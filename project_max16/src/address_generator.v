==> flow/design.v <==
`timescale 1ns / 1ps
module address_generator
#(
    parameter integer input_width = 330,
    parameter integer bank = 32,
    parameter integer microaddr_width = 5,
    parameter integer NIT_addr_width = 12,
    parameter integer NIT_point_index = 10,
    parameter integer PE_COL = 16
    )
(
    input clk,
    input rstn,
    input [input_width-1:0] neighbor_input,
    input start,
    input [12:0] N_SAMPLE,
    output wire [bank-1:0] valid,
    output wire [bank*microaddr_width-1:0] PFT_addr,
    output reg is_centroid,
    output reg is_neighbor,
    output reg [NIT_addr_width-1:0] NIT_addr,
    output reg NIT_done,
    output reg [1:0] repetition
    );
    genvar i;
    localparam STATE_IDLE = 3'd0;
    localparam STATE_CENTROID = 3'd1;
    localparam STATE_NEIGHBOR = 3'd2;
    localparam STATE_WAIT = 3'd3;
    reg [2:0] state;
    wire [bank-1:0] centroid_bank;
    wire [bank-1:0] neighbor_bank;
    wire [bank*bank-1:0] neighbor_bank_temp;
    reg [2:0] counter;
    reg [12:0] sample_counter;
    wire [microaddr_width-1:0] centroid_PFT_addr_temp;
    wire [bank*microaddr_width-1:0] centroid_PFT_addr;
    wire [bank*microaddr_width-1:0] neighbor_PFT_addr;
    always @(posedge clk or negedge rstn) begin
        if(!rstn) begin
            is_centroid <= 1'b0;
            is_neighbor <= 1'b0;
            NIT_addr <= {(NIT_addr_width){1'b0}};  
            state <= STATE_IDLE;
            repetition <= 2'b00;
            NIT_done <= 1'b0;
            counter <= 3'b000;
            sample_counter <= {13{1'b0}};
        end
        else begin
            case(state)
                STATE_IDLE : begin
                    if(start) 
                        state <= STATE_CENTROID;
                    NIT_addr <= {(NIT_addr_width){1'b0}};  
                    is_centroid <= 1'b0;
                    is_neighbor <= 1'b0;
                    NIT_addr <= {(NIT_addr_width){1'b0}};
                    repetition <= 2'b00;
                    NIT_done <= 1'b0;
                    counter <= 3'b000;
                    sample_counter <= {13{1'b0}};
                end
                STATE_CENTROID : begin
                    is_centroid <= 1'b1;
                    is_neighbor <= 1'b0;
                    state <= STATE_NEIGHBOR;
                end
                STATE_NEIGHBOR : begin
                    is_centroid <= 1'b0;
                    is_neighbor <= 1'b1;
                    if(sample_counter == N_SAMPLE-1 && repetition == 2'b11) begin
                        NIT_addr <= NIT_addr + 1'b1;
                        repetition <= 2'b00;
                        state <= STATE_WAIT;
                        sample_counter <= {13{1'b0}};
                    end
                    else if(repetition == 2'b11) begin
                        NIT_addr <= NIT_addr + 1'b1;
                        repetition <= 2'b00;
                        state <= STATE_CENTROID;
                        sample_counter <= sample_counter + 1;
                    end
                    else begin
                        NIT_addr <= NIT_addr+1;
                        repetition <= repetition + 1;
                        state <= STATE_NEIGHBOR;
                    end
                end
                STATE_WAIT: begin
                    state <= STATE_IDLE;
                    NIT_done <= 1'b1;
                    is_neighbor <= 1'b0;
                end
            endcase
        end    
    end
    microaddr_generator microaddr_generator_centroid (
        .addr(neighbor_input[(input_width-1)-:NIT_point_index]),
        .valid(centroid_bank),
        .microaddr(centroid_PFT_addr_temp)
    );
    generate 
        for(i=0;i<=bank-1;i=i+1) begin
            microaddr_generator microaddr_generator_neighbor (
                .addr(neighbor_input[NIT_point_index*i+:NIT_point_index]),
                .valid(neighbor_bank_temp[i*bank+:bank]),
                .microaddr(neighbor_PFT_addr[microaddr_width*i+:microaddr_width])
            );
        end
    endgenerate 
	valid_generator32 u_valid_generator32 (
	   .din(neighbor_bank_temp),
	   .dout(neighbor_bank)
	);
	assign centroid_PFT_addr = {(bank){centroid_PFT_addr_temp}};
	assign valid = is_centroid ? centroid_bank : neighbor_bank;
    assign PFT_addr = is_centroid ? centroid_PFT_addr : neighbor_PFT_addr;
endmodule
`timescale 1ns / 1ps
module microaddr_generator(
    input [9:0] addr,
    output wire [31:0] valid,
    output wire [4:0] microaddr
    );
    assign valid = {{31{1'b0}},1'b1} << addr[9:5];
    assign microaddr = addr[4:0];
endmodule
`timescale 1ns / 1ps
module valid_generator32
(
    input [1023:0] din,
    output wire [31:0] dout
    );
    assign dout = din[31:0] | din[63:32] | din[95:64] | din[127:96] | din[159:128] | din[191:160] | din[223:192] | din[255:224] | din[287:256] | din[319:288] | din[351:320] | din[383:352] | din[415:384] | din[447:416] | din[479:448] | din[511:480] | din[543:512] | din[575:544] | din[607:576] | din[639:608] | din[671:640] | din[703:672] | din[735:704] | din[767:736] | din[799:768] | din[831:800] | din[863:832] | din[895:864] | din[927:896] | din[959:928] | din[991:960] | din[1023:992];
endmodule
Reports on address_generator
Tool output for the design above, in the order of the flow.
Lines are those of the file above, counted from 1.
Cell names lack the library's common part.
The mark n/a stands for no value.
- design top: address_generator
- clock input: clk
- library: sky130hd
- timing corner: tt_025C_1v80

After elaboration
Source: Yosys, flattened and elaborated, memories not mapped. Widths are those after wreduce. Registers that Yosys merges into a memory's read port (data or address) are not register bits. Print and check cells do not count.
- bits in registers: 33
- input bits: 346
- noted word-level cells: 112
- add/sub/neg operators at 5
- equal/unequal tests: 7
- shifts and indexed selects at 33
- noted muxes and demuxes: 18
- bitwise logic cells: 31
- reductions and logical operators: 11
- operator list (operator ; count):
    << shifter 1 x 5 -> 32 bit with constant A ; 33
    OR 32 bit ; 31
    two-way mux 160 bit ; 1
    equality test 13 x 32 -> 1 bit ; 1
    two-way mux 32 bit ; 1
    case mux 13 bit (select 2 bit) ; 1
    two-way mux 13 bit ; 2
    adder 12 x 1 -> 12 bit with constant B ; 2
    case mux 12 bit (select 2 bit) ; 1
    two-way mux 12 bit ; 2
    subtractor 13 x 1 -> 14 bit with constant B ; 1
    adder 13 x 1 -> 13 bit with constant B ; 1
    case mux 3 bit (select 4 bit) ; 1
    nonzero test 2 bit ; 4
    two-way mux 2 bit ; 4
    equality test 3 x 2 -> 1 bit with constant B ; 2
    case mux 1 bit (select 2 bit) ; 3
    AND reduction 2 bit ; 2
    nonzero test 4 bit ; 1
    case mux 2 bit (select 2 bit) ; 1
    equality test 3 x 1 -> 1 bit with constant B ; 1
    != test 3 bit with constant B ; 1
    logical NOT 3 bit ; 1
    OR reduction 3 bit ; 1
    two-way mux 3 bit ; 1
    adder 2 x 1 -> 2 bit with constant B ; 1
    equality test 2 bit with constant B ; 1
    != test 2 bit with constant B ; 1
Not listed: further kinds 2, cells in them 2.

Longest topological paths
Depth = most cells in a row (Yosys ltp): at word level without a register or memory, in the mapped netlist without a sequential cell, where the memories' decode and read muxes count.
- noted depth after elaboration: 33
- ABC_AREA: 0
- gate-level depth with buffers at 8

After synthesis
Source: synth_stat.txt of the flow (Yosys; design flattened, memories mapped). It holds for the ABC_AREA given above (unset counts as 0); a run with the other value may have another netlist.
The area totals of this step are shown rounded.
- mapped cells: 1929
- noted synthesis area: 12000 sq um
- sequential area: 850 sq um
- noted flip-flop cells: 34
- buffer cells: 148
- cell types (cell type ; count):
    o22ai_1 ; 433
    o21ai_0 ; 205
    dfrtp_1 ; 33
    or3b_2 ; 87
    nand3b_1 ; 90
    inv_1 ; 178
    clkbuf_1 ; 139
    nor2_1 ; 124
    nand2b_1 ; 74
    nor4_1 ; 73
    nand2_1 ; 103
    nand3_1 ; 61
    or3_1 ; 39
    o221ai_1 ; 26
    nor3_1 ; 40
    or2_2 ; 32
    o22a_1 ; 21
    o32ai_1 ; 16
Not listed: further types 50, cells in them 155.
The figures by module come from a second, unflattened synthesis with its own total; it is not the netlist above.
- noted cells (unflattened synthesis): 2694
- area (unflattened synthesis): 15000 sq um
Each row is one instance without its submodules.
- modules (module ; times used ; cells ; area (sq um) ; seq. area (sq um)):
    microaddr_generator ; 33 ; 52 ; 250 ; 0.0
    address_generator ; 1 ; 626 ; 4000 ; 850
    valid_generator32 ; 1 ; 352 ; 2400 ; 0.0

Worst setup path after synthesis
Path of least setup slack by OpenSTA after synthesis, without wires, with an ideal clock, recovery checks aside; 20% of the period is set as input and as output delay. Where synthesis merged equal registers, the netlist keeps one of their names.
- path kind: in2reg
- from: input N_SAMPLE[0]
- to: register sample_counter[10]
- noted period: 3.25 ns
- noted external input delay: 0.650 ns
- noted arrival time: 2.810 ns
- required time at 3.110 ns
- slack at 0.299 ns
- path delay: 2.300 ns
- stages on the path: 8
- buffers on the path at 0
- synthesis period reached: 2.951 ns
"path delay" is the arrival time less input delay plus setup time.
"stages on the path" counts driving pins, that of a launching flip-flop among them; a cell with two outputs on the path counts twice.
"synthesis period reached" = period - worst setup slack (recovery checks aside). The figure is calculated, with input and output delays left at 20% of the set period.
Between the ends stands the longest chain of elaborated cells between them, by number of cells; it is not shown to be the way that was timed. Of several equally long chains one is given.
A line is the first line of the expression or statement that the cell stems from. Yosys adds cells for indexed reads and writes and turns some case tables into memories.
At most two assigning lines are given for a register; there are more.
- path through: inv_1 -> ha_1 -> or4b_4 -> or4_4 -> a2111oi_4 -> o21ai_2 -> nor4_4 -> nor3_1
- length of the longest elaborated chain at 5
- elaborated cells on any way between the ends: 7
- noted source lines of those cells: 2
- classes of those cells: add/sub: 1; eq/ne: 2; mux: 2; reduce/logical: 2
- RTL lines, path after synthesis (what ; line ; RTL):
    start, declared ; 16 ; input [12:0] N_SAMPLE,
    subtractor 13 x 1 -> 14 bit ; 72 ; if(sample_counter == N_SAMPLE-1 && repetition == 2'b11) begin
    equality test 13 x 32 -> 1 bit ; 72 ;
    logical AND 1 bit ; 72 ;
    two-way mux 13 bit ; 72 ;
    case mux 13 bit (select 2 bit) ; 51 ; case(state)
    end, assigned ; 48 ; sample_counter <= {13{1'b0}};
    end, assigned ; 82 ; sample_counter <= sample_counter + 1;
    end, declared ; 35 ; reg [12:0] sample_counter;

==> results <==
Design address_generator on sky130hd. What follows are 2 stored runs of the flow, each under its own settings; their order means nothing. The constraints put input and output delay at 20% of the set period each and load the outputs with 0.01 pF.

Stored run 1
Settings were period_ns = 4.24; CORE_UTILIZATION = 47; SETUP_SLACK_MARGIN = 0.52; PLACE_DENSITY_LB_ADDON = 0.19; CORE_MARGIN = 2; ABC_AREA = 0; GPL_ROUTABILITY_DRIVEN = 0; CTS_CLUSTER_SIZE = 59; CAP_MARGIN = 15; MAX_ROUTING_LAYER = met5; SLEW_MARGIN = 20
- stopped before the end: routing reported GRT-0116

Stored run 2
Settings were period_ns = 4.8; CORE_UTILIZATION = 72; SETUP_SLACK_MARGIN = -0.22; PLACE_DENSITY_LB_ADDON = 0.06; HOLD_SLACK_MARGIN = 0.27; CORE_ASPECT_RATIO = 1.63; CORE_MARGIN = 3; CELL_PAD_IN_SITES_GLOBAL_PLACEMENT = 0; TNS_END_PERCENT = 45; ABC_AREA = 0; GPL_TIMING_DRIVEN = 0; CTS_CLUSTER_SIZE = 87; CTS_CLUSTER_DIAMETER = 337; CAP_MARGIN = 15; SLEW_MARGIN = 20
- stopped before the end: placement reported PPL-0024
